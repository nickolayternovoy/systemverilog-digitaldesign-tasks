==> flow/design.v <==
module zfa_imm_fli_handler #(
    parameter OUT_WIDTH = 64
)(
    input  wire logic                   clk_i       ,  
    input  wire logic                   rst_n_i     ,  
    input  wire logic [4:0]             imm_sel_i   ,  
    input  wire logic [1:0]             type_data_i ,  
    input  wire logic                   nan_boxing_i,  
    input wire  logic                   valid_en_i  ,  
    output      logic [OUT_WIDTH-1:0]   float_out_o    
);
    logic                   sign;           
    logic [10:0]            exp_dp;         
    logic [7:0]             exp_sp;         
    logic [4:0]             exp_hp;         
    logic [2:0]             mantissa_3;     
    logic [15:0]            half_val;       
    logic [31:0]            single_val;     
    logic [63:0]            double_val;     
    logic [OUT_WIDTH-1:0]   float_out;      
    logic [OUT_WIDTH-1:0]   float_out_ff;   
    always_comb sign = (imm_sel_i == '0);
    always_comb begin
        case (imm_sel_i)
            5'd0: begin
                exp_hp = 5'b01111;          
                exp_sp = 8'b01111111;       
                exp_dp = 11'b01111111111;   
            end
            5'd1: begin
                exp_hp = 5'b00001;          
                exp_sp = 8'b00000001;       
                exp_dp = 11'b00000000001;   
            end
            5'd2: begin
                exp_hp = 5'b00000;          
                exp_sp = 8'b01101111;       
                exp_dp = 11'b01101111111;   
            end
            5'd3: begin
                exp_hp = 5'b00000;          
                exp_sp = 8'b01110000;       
                exp_dp = 11'b01110000000;   
            end
            5'd4: begin
                exp_hp = 5'b01110;          
                exp_sp = 8'b01110111;       
                exp_dp = 11'b01110111111;   
            end
            5'd5: begin
                exp_hp = 5'b01111;          
                exp_sp = 8'b01111000;       
                exp_dp = 11'b01111000000;   
            end
            5'd6: begin
                exp_hp = 5'b01011;          
                exp_sp = 8'b01111011;       
                exp_dp = 11'b01111011111;   
            end
            5'd7: begin
                exp_hp = 5'b01101;          
                exp_sp = 8'b01111100;       
                exp_dp = 11'b01111100000;   
            end
            5'd8: begin
                exp_hp = 5'b01110;          
                exp_sp = 8'b01111101;       
                exp_dp = 11'b01111101111;   
            end
            5'd9: begin
                exp_hp = 5'b01110;          
                exp_sp = 8'b01111101;       
                exp_dp = 11'b01111101111;   
            end
            5'd10: begin
                exp_hp = 5'b01110;          
                exp_sp = 8'b01111101;       
                exp_dp = 11'b01111101111;   
            end
            5'd11: begin
                exp_hp = 5'b01110;          
                exp_sp = 8'b01111101;       
                exp_dp = 11'b01111101111;   
            end
            5'd12: begin
                exp_hp = 5'b01110;          
                exp_sp = 8'b01111110;       
                exp_dp = 11'b01111110000;   
            end
            5'd13: begin
                exp_hp = 5'b01110;          
                exp_sp = 8'b01111110;       
                exp_dp = 11'b01111110000;   
            end
            5'd14: begin
                exp_hp = 5'b01110;          
                exp_sp = 8'b01111110;       
                exp_dp = 11'b01111110000;   
            end
            5'd15: begin
                exp_hp = 5'b01110;          
                exp_sp = 8'b01111110;       
                exp_dp = 11'b01111110000;   
            end
            5'd16: begin
                exp_hp = 5'b01111;          
                exp_sp = 8'b01111111;       
                exp_dp = 11'b01111111111;   
            end
            5'd17: begin
                exp_hp = 5'b01111;          
                exp_sp = 8'b01111111;       
                exp_dp = 11'b01111111111;   
            end
            5'd18: begin
                exp_hp = 5'b01111;          
                exp_sp = 8'b01111111;       
                exp_dp = 11'b01111111111;   
            end
            5'd19: begin
                exp_hp = 5'b01111;          
                exp_sp = 8'b01111111;       
                exp_dp = 11'b01111111111;   
            end
            5'd20: begin
                exp_hp = 5'b10000;          
                exp_sp = 8'b10000000;       
                exp_dp = 11'b10000000000;   
            end
            5'd21: begin
                exp_hp = 5'b10000;          
                exp_sp = 8'b10000000;       
                exp_dp = 11'b10000000000;   
            end
            5'd22: begin
                exp_hp = 5'b10000;          
                exp_sp = 8'b10000000;       
                exp_dp = 11'b10000000000;   
            end
            5'd23: begin
                exp_hp = 5'b10001;          
                exp_sp = 8'b10000001;       
                exp_dp = 11'b10000000001;   
            end
            5'd24: begin
                exp_hp = 5'b10010;          
                exp_sp = 8'b10000010;       
                exp_dp = 11'b10000000010;   
            end
            5'd25: begin
                exp_hp = 5'b10011;          
                exp_sp = 8'b10000011;       
                exp_dp = 11'b10000000011;   
            end
            5'd26: begin
                exp_hp = 5'b10110;          
                exp_sp = 8'b10000110;       
                exp_dp = 11'b10000000110;   
            end
            5'd27: begin
                exp_hp = 5'b10111;          
                exp_sp = 8'b10000111;       
                exp_dp = 11'b10000000111;   
            end
            5'd28: begin
                exp_hp = 5'b11110;          
                exp_sp = 8'b10001110;       
                exp_dp = 11'b10000001110;   
            end
            5'd29: begin
                exp_hp = 5'b11111;          
                exp_sp = 8'b10001111;       
                exp_dp = 11'b10000001111;   
            end
            5'd30: begin
                exp_hp = 5'b11111;          
                exp_sp = 8'b11111111;       
                exp_dp = 11'b11111111111;   
            end
            5'd31: begin
                exp_hp = 5'b11111;          
                exp_sp = 8'b11111111;       
                exp_dp = 11'b11111111111;   
            end
            default: begin
                exp_hp = '0;
                exp_sp = '0;
                exp_dp = '0;
            end
        endcase
    end
    always_comb begin
        case (imm_sel_i)
            5'd9,  5'd13, 5'd17, 5'd21: mantissa_3 = 3'b010;
            5'd10, 5'd14, 5'd22, 5'd31: mantissa_3 = 3'b100;
            5'd11, 5'd15, 5'd19:        mantissa_3 = 3'b110;
            default:                    mantissa_3 = 3'b000;
        endcase
    end
    always_comb half_val   = {sign, exp_hp, mantissa_3, {7 {1'b0}} };
    always_comb single_val = {sign, exp_sp, mantissa_3, {20{1'b0}} };
    always_comb double_val = {sign, exp_dp, mantissa_3, {49{1'b0}} };
    always_comb begin
        float_out = '0;
        case (type_data_i)
            2'b00: begin  
                float_out[15:0] = half_val;
                float_out[OUT_WIDTH-1:16] = nan_boxing_i ? '1 : '0;
            end
            2'b01: begin  
                float_out[31:0] = single_val;
                float_out[OUT_WIDTH-1:32] = nan_boxing_i ? '1 : '0;
            end
            2'b10: begin  
                float_out = double_val;
            end
            2'b11: begin  
                float_out[15:0] = {sign, exp_sp, mantissa_3, {4{1'b0}}};
                float_out[OUT_WIDTH-1:16] = nan_boxing_i ? '1 : '0;
                end
            default: begin
                float_out = '0;
            end
        endcase
    end
    always_ff @(posedge clk_i or negedge rst_n_i) begin
        if (~rst_n_i)
            float_out_ff <= '0;
        else if (valid_en_i)
            float_out_ff <= float_out;
    end
    assign float_out_o = float_out_ff;
endmodule
* Tool chain data of zfa_imm_fli_handler *
Tool output for the design above, in the order of the flow.
Line numbers count from 1 in the design file above.
Cell names lack the library's common part.
A cell with -- has no value.

set-up
  top module = zfa_imm_fli_handler
  clock input = clk_i
  library = sky130hd
  corner = tt_025C_1v80

* After elaboration *
Yosys after proc, flatten, opt, wreduce and memory -nomap, before mapping. Memory bits, and registers merged into a memory's read port (data or address), are not among the register bits. Print and check cells are not counted.
Yosys's memory passes give these memory sizes; they may raise the number of words (mostly to a power of two), join words into wider ones and drop unused or constant bits.

storage and ports
  flip-flop bits (word level) = 64
  memories kept = 2
  elaborated cells = 15
  ROM bits = 832
  output and inout bits = 64
  bits of input ports = 11

cells by class
  reduce/logical cells = 4
  mux-type cells = 5
  equal/unequal tests = 3

memories
  memory           depth  width  read ports  write ports  line  text
  (no name shown)  32     24     1           0            24    case (imm_sel_i)
  (no name shown)  32     2      1           0            193   case (imm_sel_i)

operators by type and width
  operator                                                          number
  32-bit parallel mux with 3-bit select                             1
  16-bit parallel mux with 3-bit select                             2
  48-bit two-way mux                                                1
  32-bit two-way mux                                                1
  5-bit zero test                                                   1
  2-bit == test (second input constant)                             2
  2-bit OR reduction                                                2
  2-bit by 1-bit == test with 1-bit output (second input constant)  1
  2-bit zero test                                                   1

* Logic depth *
Yosys ltp: most cells in a row. Word level: on the elaborated netlist, between registers, memories and ports. Mapped: between sequential cells and ports; inverters and the memories' decode and read muxes count.

depth
  depth in word-level cells = 3
  ABC_AREA = 0
  mapped depth = 7
  gate-level depth less buffers = 6

* Netlist *
The flow's flattened synthesis, as Yosys stat reports it; memories are mapped. The netlist is that of the ABC_AREA named above (0 if unset); the other value can give another one.

cell types
  cell type  number  area in all (µm²)
  dfrtp_1    36      900.864
  buf_4      30      225.216
  ha_1       12      150.144
  a21oi_1    29      145.139
  nor2_1     25      93.84
  inv_1      24      90.086
  o21ai_0    17      85.082
  a31oi_1    9       56.304
  nand2b_1   9       56.304
  o22ai_1    8       50.048
  nor2b_1    7       43.792
  mux2i_1    4       40.038
  nand2_1    10      37.536
  buf_6      3       33.782
  o221ai_1   3       26.275
  o22a_1     3       26.275
  a22oi_1    3       22.522
  mux2_2     2       22.522

Not listed: further types 23, cells in them 42.

mapped netlist
  mapped area = 2369.8 µm²
  area of sequential cells = 900.9 µm²
  flip-flops = 36
  buffers = 45
  cells in the netlist = 276

* Timing after synthesis *
Path of least setup slack by OpenSTA after synthesis, without wires, with an ideal clock, recovery checks aside; 20% of the period is set as input and as output delay. Where synthesis merged equal registers, the netlist keeps one of their names.

timing post-synthesis
  path kind = input to register
  start = in imm_sel_i[3]
  end = reg float_out_ff[10]
  path delay = 1.106 ns
  library setup time = 0.131 ns
  time at the first pin = 0.360 ns
  arrival = 1.335 ns
  data required time = 1.669 ns
  stages on the path = 7
  external input delay = 0.360 ns
  slack = 0.335 ns
  period = 1.8 ns
  path buffers = 2
  synthesis period reached = 1.465 ns

"path delay" is the arrival time less input delay plus setup time.
"stages on the path": output pins that drive a net of the path, with the launching flip-flop's if there is one; two outputs of one cell count as two.
"synthesis period reached" is the clock period less the worst setup slack; recovery checks do not enter. This is arithmetic on one report: input and output delays are still those of the set period (20% each).
The rows between start and end are the longest chain of elaborated cells between them; the timing report does not say that the signal goes this way. Where chains are equally long, one stands for them.
Each line given opens the expression or statement behind the cell; cells for indexed reads and writes are added by Yosys, which also makes memories of some case tables.
The chain passes a memory read, where the word-level depth is cut; so it can be longer than that depth.

on the way, post-synthesis
  cells stage by stage = buf_4 buf_4 inv_1 ha_1 nand2_1 a41oi_1 o21ai_0
  length of the longest elaborated chain = 2
  elaborated cells on any way between the ends = 2
  source lines of those cells = 2
  those cells by class = mux: 1; memory: 1

RTL lines, path post-synthesis
  item                                   line  text
  start: declaration                     6     input  wire logic [4:0]             imm_sel_i   ,
  memory 32 x 24 bit                     24    case (imm_sel_i)
  16-bit parallel mux with 3-bit select  205   case (type_data_i)
  end: assignment                        228   float_out_ff <= '0;
  end: assignment                        230   float_out_ff <= float_out;
  end: declaration                       21    logic [OUT_WIDTH-1:0]   float_out_ff;

* Timing after layout *
Path of least setup slack in the final report of flow run 1 (OpenROAD, finished layout, wires in). Where an end is a register, its clock arrival counts in the times.

timing after layout
  path kind = register to output
  start = reg (name not given)
  end = out float_out_o[42]
  period = 0.957 ns
  time at the first pin = 0.29 ns
  arrival = 0.99 ns
  data required time = 0.77 ns
  path buffers = 2
  output delay = 0.19 ns
  stages on the path = 3
  slack = -0.23 ns

on the way, after layout
  cells stage by stage = dfrtp_2 buf_6 buf_2

RTL lines, path after layout
  item              line  text
  end: declaration  10    output      logic [OUT_WIDTH-1:0]   float_out_o

No chain of elaborated cells between the ends is given.

# Flow runs of zfa_imm_fli_handler

Flow measurements of zfa_imm_fli_handler on sky130hd: 2 stored runs with different settings, listed in no order. Input and output delays are each 20% of the period that was set; the output load is 0.01 pF.
"achieved period" is the run's clock period less its worst setup slack. It is reckoned from that one timing run; input and output delays stay at 20% of the period that was set.
"time of the worst setup path" = time allowed to the worst setup path (clock period - input delay - output delay, where it has them) - its slack; a late launch clock adds to it, a late capture clock takes from it.
"total power of the final layout" is the tool's figure for a default switching activity; nothing was simulated.
Settings: . = not set for that run.

item                                          flow run 1          flow run 2
period_ns                                     0.957               2.15
CAP_MARGIN                                    20                  20
CORE_MARGIN                                   2                   2
CORE_UTILIZATION                              40                  63
SLEW_MARGIN                                   20                  20
PLACE_DENSITY_LB_ADDON                        .                   0.06
CTS_CLUSTER_SIZE                              .                   74
CTS_CLUSTER_DIAMETER                          .                   121
achieved period (ns)                          1.185               2.015
total negative setup slack (ns)               -7.609              0.000
time of the worst setup path (ns)             0.99                1.59
class of the worst setup path                 register to output  register to output
total power of the final layout (mW)          5.184               2.098
lowest setup slack (ns)                       -0.228              0.135
chip area after synthesis (Yosys) (µm²)       2369.8              2369.8
standard-cell area of the final layout (µm²)  4269.1              3148.0
total die area (µm²)                          6556.1              4268.0
utilization in the final report               0.734               0.866
